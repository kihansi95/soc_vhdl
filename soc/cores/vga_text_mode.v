==> flow/design.v <==
module vga_text_mode (
  input sys_clk,
  input sys_rst,
  input [6:0] pa,
  input [10:0] ca,
  output [7:0] p,
  output [15:0] text_dw,
  output   [10:0] text_a,
  output text_we,
  input [15:0] text_dr,
  output [7:0] font_dw,
  output   [12:0] font_a,
  output font_we,
  input [7:0] font_dr
);
reg [25:0] bc;
reg beo;
reg [7:0] colors [15:0];
wire pixel;
wire [7:0] color_fg;
wire [7:0] color_bg;
wire blink;
task init_sys;
begin
  bc <= 26'b0;
  beo <= 1'b0;
  colors[0] <= 8'h00;  
  colors[1] <= 8'h03;  
  colors[2] <= 8'h17;  
  colors[3] <= 8'h1b;  
  colors[4] <= 8'h8f;  
  colors[5] <= 8'h93;  
  colors[6] <= 8'h9b;  
  colors[7] <= 8'haa;  
  colors[8] <= 8'h55;  
  colors[9] <= 8'h59;  
  colors[10] <= 8'h6d;  
  colors[11] <= 8'h71;  
  colors[12] <= 8'he5;  
  colors[13] <= 8'he9;  
  colors[14] <= 8'hfc;  
  colors[15] <= 8'hff;  
end
endtask
initial begin
  init_sys;
end
always @(posedge sys_clk) begin
  if (sys_rst) begin
    init_sys;
  end else begin
    if (bc < 49999999) begin
      bc <= bc + 1'b1;
    end else begin
      bc <= 26'b0;
      beo <= (beo) ? 1'b0 : 1'b1;
    end
  end
end
assign text_we = 1'b0;
assign text_dw = 8'b0;
assign font_we = 1'b0;
assign font_dw = 16'b0;
assign text_a = ca;
assign font_a = (text_dr[7:0] * 13'd14) + (pa >> 3);
assign color_fg = colors[text_dr[11:8]];
assign color_bg = colors[text_dr[14:12]];
assign blink = text_dr[15];
assign pixel = ((font_dr >> (pa & 7)) & 1);
assign p = (pixel & ~(blink & beo)) ? color_fg : color_bg;
endmodule
== Step by step through the tools: vga_text_mode ==
What the tools print for vga_text_mode, step after step.
Line numbers count from 1 in the design file above.
Operators carry their Yosys type and port widths (W data, S select, Z words).
Cell names lack the library's common part.
A cell with -- has no value.

* Top module: vga_text_mode
* Clock: sys_clk
* Library: sky130hd
* Library corner: tt_025C_1v80

== Word-level counts ==
Yosys after proc, flatten, opt, wreduce and memory -nomap, before mapping. Enables and synchronous resets that opt folds into registers are not counted as muxes. Print and check cells are not counted. Equal cells are merged and count once.

* Output and inout bits: 58
* Input bits: 44
* Word-level cells: 40
* Flip-flop bits (word level): 27

* Shifts and indexed selects: 1
* Equal/unequal tests: 22
* Mux-type cells: 4
* Multiply operators: 1
* Reductions and logical operators: 3
* Add/sub/neg operators: 2
* Order comparisons: 1
* Bitwise operators: 4

{| class="wikitable"
|+ Operators by type and width
! kind !! number
|-
| $pmux W8 S16 || 1
|-
| $pmux W8 S8 || 1
|-
| $mul A8 B3 Y11 const B || 1
|-
| $eq A4 B4 Y1 const B || 8
|-
| $add A26 B1 Y26 const B || 1
|-
| $lt A26 B26 Y1 const B || 1
|-
| $eq A4 B3 Y1 const B || 4
|-
| $add A12 B4 Y13 || 1
|-
| $eq A3 B3 Y1 const B || 4
|-
| $eq A4 B2 Y1 const B || 2
|-
| $logic_not A4 Y1 || 2
|-
| $shr A8 B3 Y1 || 1
|-
| $mux W8 || 1
|-
| $eq A3 B2 Y1 const B || 2
|-
| $eq A4 B1 Y1 const B || 1
|-
| $eq A3 B1 Y1 const B || 1
|-
| $and A1 B1 Y1 || 2
|-
| $not A1 Y1 || 2
|-
| $reduce_or A2 Y1 || 1
|-
| $mux W1 || 1
|}

== Longest topological paths ==
Longest topological path by Yosys (ltp), each cell counted once; first at word level (registers and memories cut), then after technology mapping (sequential cells cut; the memories' decode and read muxes count).

* Depth after elaboration: 4
* ABC_AREA: 0
* Mapped depth: 9
* Gate-level depth less buffers: 9

== Synthesis result ==
The flow's flattened synthesis, as Yosys stat reports it; memories are mapped. The netlist is that of the ABC_AREA named above (0 if unset); the other value can give another one.

{| class="wikitable"
|+ Cell types
! cell !! number !! area in all (sq um)
|-
| dfxtp_1 || 27 || 540.518
|-
| buf_4 || 38 || 285.274
|-
| fa_1 || 9 || 180.173
|-
| ha_1 || 14 || 175.168
|-
| xor2_1 || 20 || 175.168
|-
| xnor2_1 || 19 || 166.41
|-
| nor2_1 || 44 || 165.158
|-
| nand2_1 || 20 || 75.072
|-
| a21oi_1 || 14 || 70.067
|-
| nand3_1 || 14 || 70.067
|-
| o21ai_0 || 13 || 65.062
|-
| mux4_2 || 2 || 45.043
|-
| inv_1 || 11 || 41.29
|-
| nor3_1 || 8 || 40.038
|-
| and3_1 || 5 || 31.28
|-
| o311ai_4 || 1 || 26.275
|-
| nor4b_4 || 1 || 23.773
|-
| a211oi_1 || 3 || 22.522
|}

Other cell types: 28; their cells: 43.

* Synthesis area: 2551.2 sq um
* Standard cells after synthesis: 306
* Area of sequential cells: 540.5 sq um
* Buffer cells: 43
* Flip-flop cells: 27

== Timing after synthesis ==
Source: OpenSTA report_checks on the synthesized netlist (no wires, ideal clock, input and output delay 20% of the period each), path of least setup slack; recovery checks are left aside. Register names are those of the netlist, which keeps one name where synthesis merged equal registers.

* Path type: input to output
* From: in text_dr[0]
* To: out font_a[12]
* Path buffers: 0
* Path delay: 2248 ps
* Launch time at the first pin: 902 ps
* Stages: 8
* Data arrival time: 3150 ps
* External output delay: 902 ps
* External input delay: 902 ps
* Slack: 458 ps
* Period: 4510 ps
* Data required time: 3608 ps
* Period reached after synthesis: 4052 ps

"path delay" = arrival - input delay + setup time.
A path that ends at an output port has no setup time.
"stages": output pins that drive a net of the path, with the launching flip-flop's if there is one; two outputs of one cell count as two.
"period reached after synthesis" is the clock period less the worst setup slack; recovery checks do not enter. This is arithmetic on one report: input and output delays are still those of the set period (20% each).
The rows between start and end are the longest chain of elaborated cells between them; the timing report does not say that the signal goes this way. Where chains are equally long, one stands for them.
Each line given opens the expression or statement behind the cell; cells for indexed reads and writes are added by Yosys, which also makes memories of some case tables.

* Path through: fa_1 ha_1 fa_1 a21oi_1 o21bai_1 xor2_1 nand3_1 nor4_1
* Length of the longest elaborated chain: 2
* Elaborated cells on any way between the ends: 2
* Source lines of those cells: 1
* Classes of those cells: add/sub (1); mul (1)

{| class="wikitable"
|+ Ends and longest elaborated chain, post-synthesis
! what !! line !! text
|-
| from (decl) || 10 || <nowiki>input [15:0] text_dr,</nowiki>
|-
| $mul A8 B3 Y11 || 65 || <nowiki>assign font_a = (text_dr[7:0] * 13'd14) + (pa >> 3);</nowiki>
|-
| $add A12 B4 Y13 || 65 ||
|-
| to (decl) || 12 || <nowiki>output   [12:0] font_a,</nowiki>
|}

== Timing after layout ==
From the final timing report of job 2: the path of least setup slack in the routed layout; clock arrival at registers is part of the times.
The report prints the path's times to 10 ps; the period is as set.

* Path type: input to output
* From: in text_dr[0]
* To: out font_a[10]
* Data arrival time: 4220 ps
* Period: 5370 ps
* Data required time: 4300 ps
* Slack: 80 ps
* External input delay: 1070 ps
* External output delay: 1070 ps
* Launch time at the first pin: 1070 ps
* Path buffers: 2
* Stages: 11

The rows between start and end are the longest chain of elaborated cells between them; the timing report does not say that the signal goes this way. Where chains are equally long, one stands for them.

* Path through: clkdlybuf4s50_1 fa_1 ha_1 fa_2 a21oi_2 nor3_1 or3_1 nand3_1 nor2_2 xnor2_1 clkdlybuf4s50_1
* Length of the longest elaborated chain: 2
* Elaborated cells on any way between the ends: 2
* Source lines of those cells: 1
* Classes of those cells: add/sub (1); mul (1)

{| class="wikitable"
|+ Ends and longest elaborated chain, after layout
! what !! line !! text
|-
| from (decl) || 10 || <nowiki>input [15:0] text_dr,</nowiki>
|-
| $mul A8 B3 Y11 || 65 || <nowiki>assign font_a = (text_dr[7:0] * 13'd14) + (pa >> 3);</nowiki>
|-
| $add A12 B4 Y13 || 65 ||
|-
| to (decl) || 12 || <nowiki>output   [12:0] font_a,</nowiki>
|}

Settings and measured results of 2 stored flow runs for module vga_text_mode (sky130hd), not sorted in any way. The constraints put input and output delay at 20% of the set period each and load the outputs with 0.01 pF.
"clock period achieved" means the clock period less the worst setup slack. The figure is calculated, with input and output delays left at 20% of the set period.
"worst path time": the worst setup path's part of the clock period (all of it between registers, 20% less for each end at a port) less its slack. A launch clock that arrives late makes it longer, a capture clock that arrives late makes it shorter.
By "total power after layout" is meant OpenSTA's value without simulated activity: inputs other than the clock are taken to toggle once in ten clock periods, and the tool carries that through the logic.
"worst path time" is known to 10 ps.

=== Job 1 ===
{| class="wikitable"
! Setting !! Value
|-
| period_ns || 3.18
|-
| CORE_UTILIZATION || 72
|-
| PLACE_DENSITY_LB_ADDON || 0.16
|-
| CORE_ASPECT_RATIO || 1.89
|-
| CELL_PAD_IN_SITES_GLOBAL_PLACEMENT || 2
|-
| CELL_PAD_IN_SITES_DETAIL_PLACEMENT || 0
|-
| CTS_CLUSTER_DIAMETER || 214
|-
| CAP_MARGIN || 15
|-
| MAX_ROUTING_LAYER || met4
|-
| CORE_MARGIN || 2
|-
| SLEW_MARGIN || 20
|}
Incomplete, placement halted on FLW-0024.

=== Job 2 ===
{| class="wikitable"
! Setting !! Value
|-
| period_ns || 5.37
|-
| CORE_UTILIZATION || 71
|-
| SETUP_SLACK_MARGIN || 0.16
|-
| PLACE_DENSITY_LB_ADDON || 0.01
|-
| CORE_MARGIN || 4
|-
| CELL_PAD_IN_SITES_DETAIL_PLACEMENT || 0
|-
| TNS_END_PERCENT || 15
|-
| GPL_ROUTABILITY_DRIVEN || 1
|-
| CTS_CLUSTER_SIZE || 100
|-
| SLEW_MARGIN || 25
|-
| CAP_MARGIN || 20
|-
! Result !! Value
|-
| Final design utilization || 88.4%
|-
| Clock period achieved || 5289 ps
|-
| Total power after layout || 643.9 uW
|-
| Final worst hold slack || 478 ps
|-
| Lowest setup slack || 81 ps
|-
| Die size || 4616.5 sq um
|-
| Standard-cell area after routing || 3017.9 sq um
|-
| Worst path time || 3140 ps
|-
| Worst path kind || input to output
|-
| Post-synthesis cell area || 2551.2 sq um
|-
| Total negative slack on setup checks || 0 ps
|}
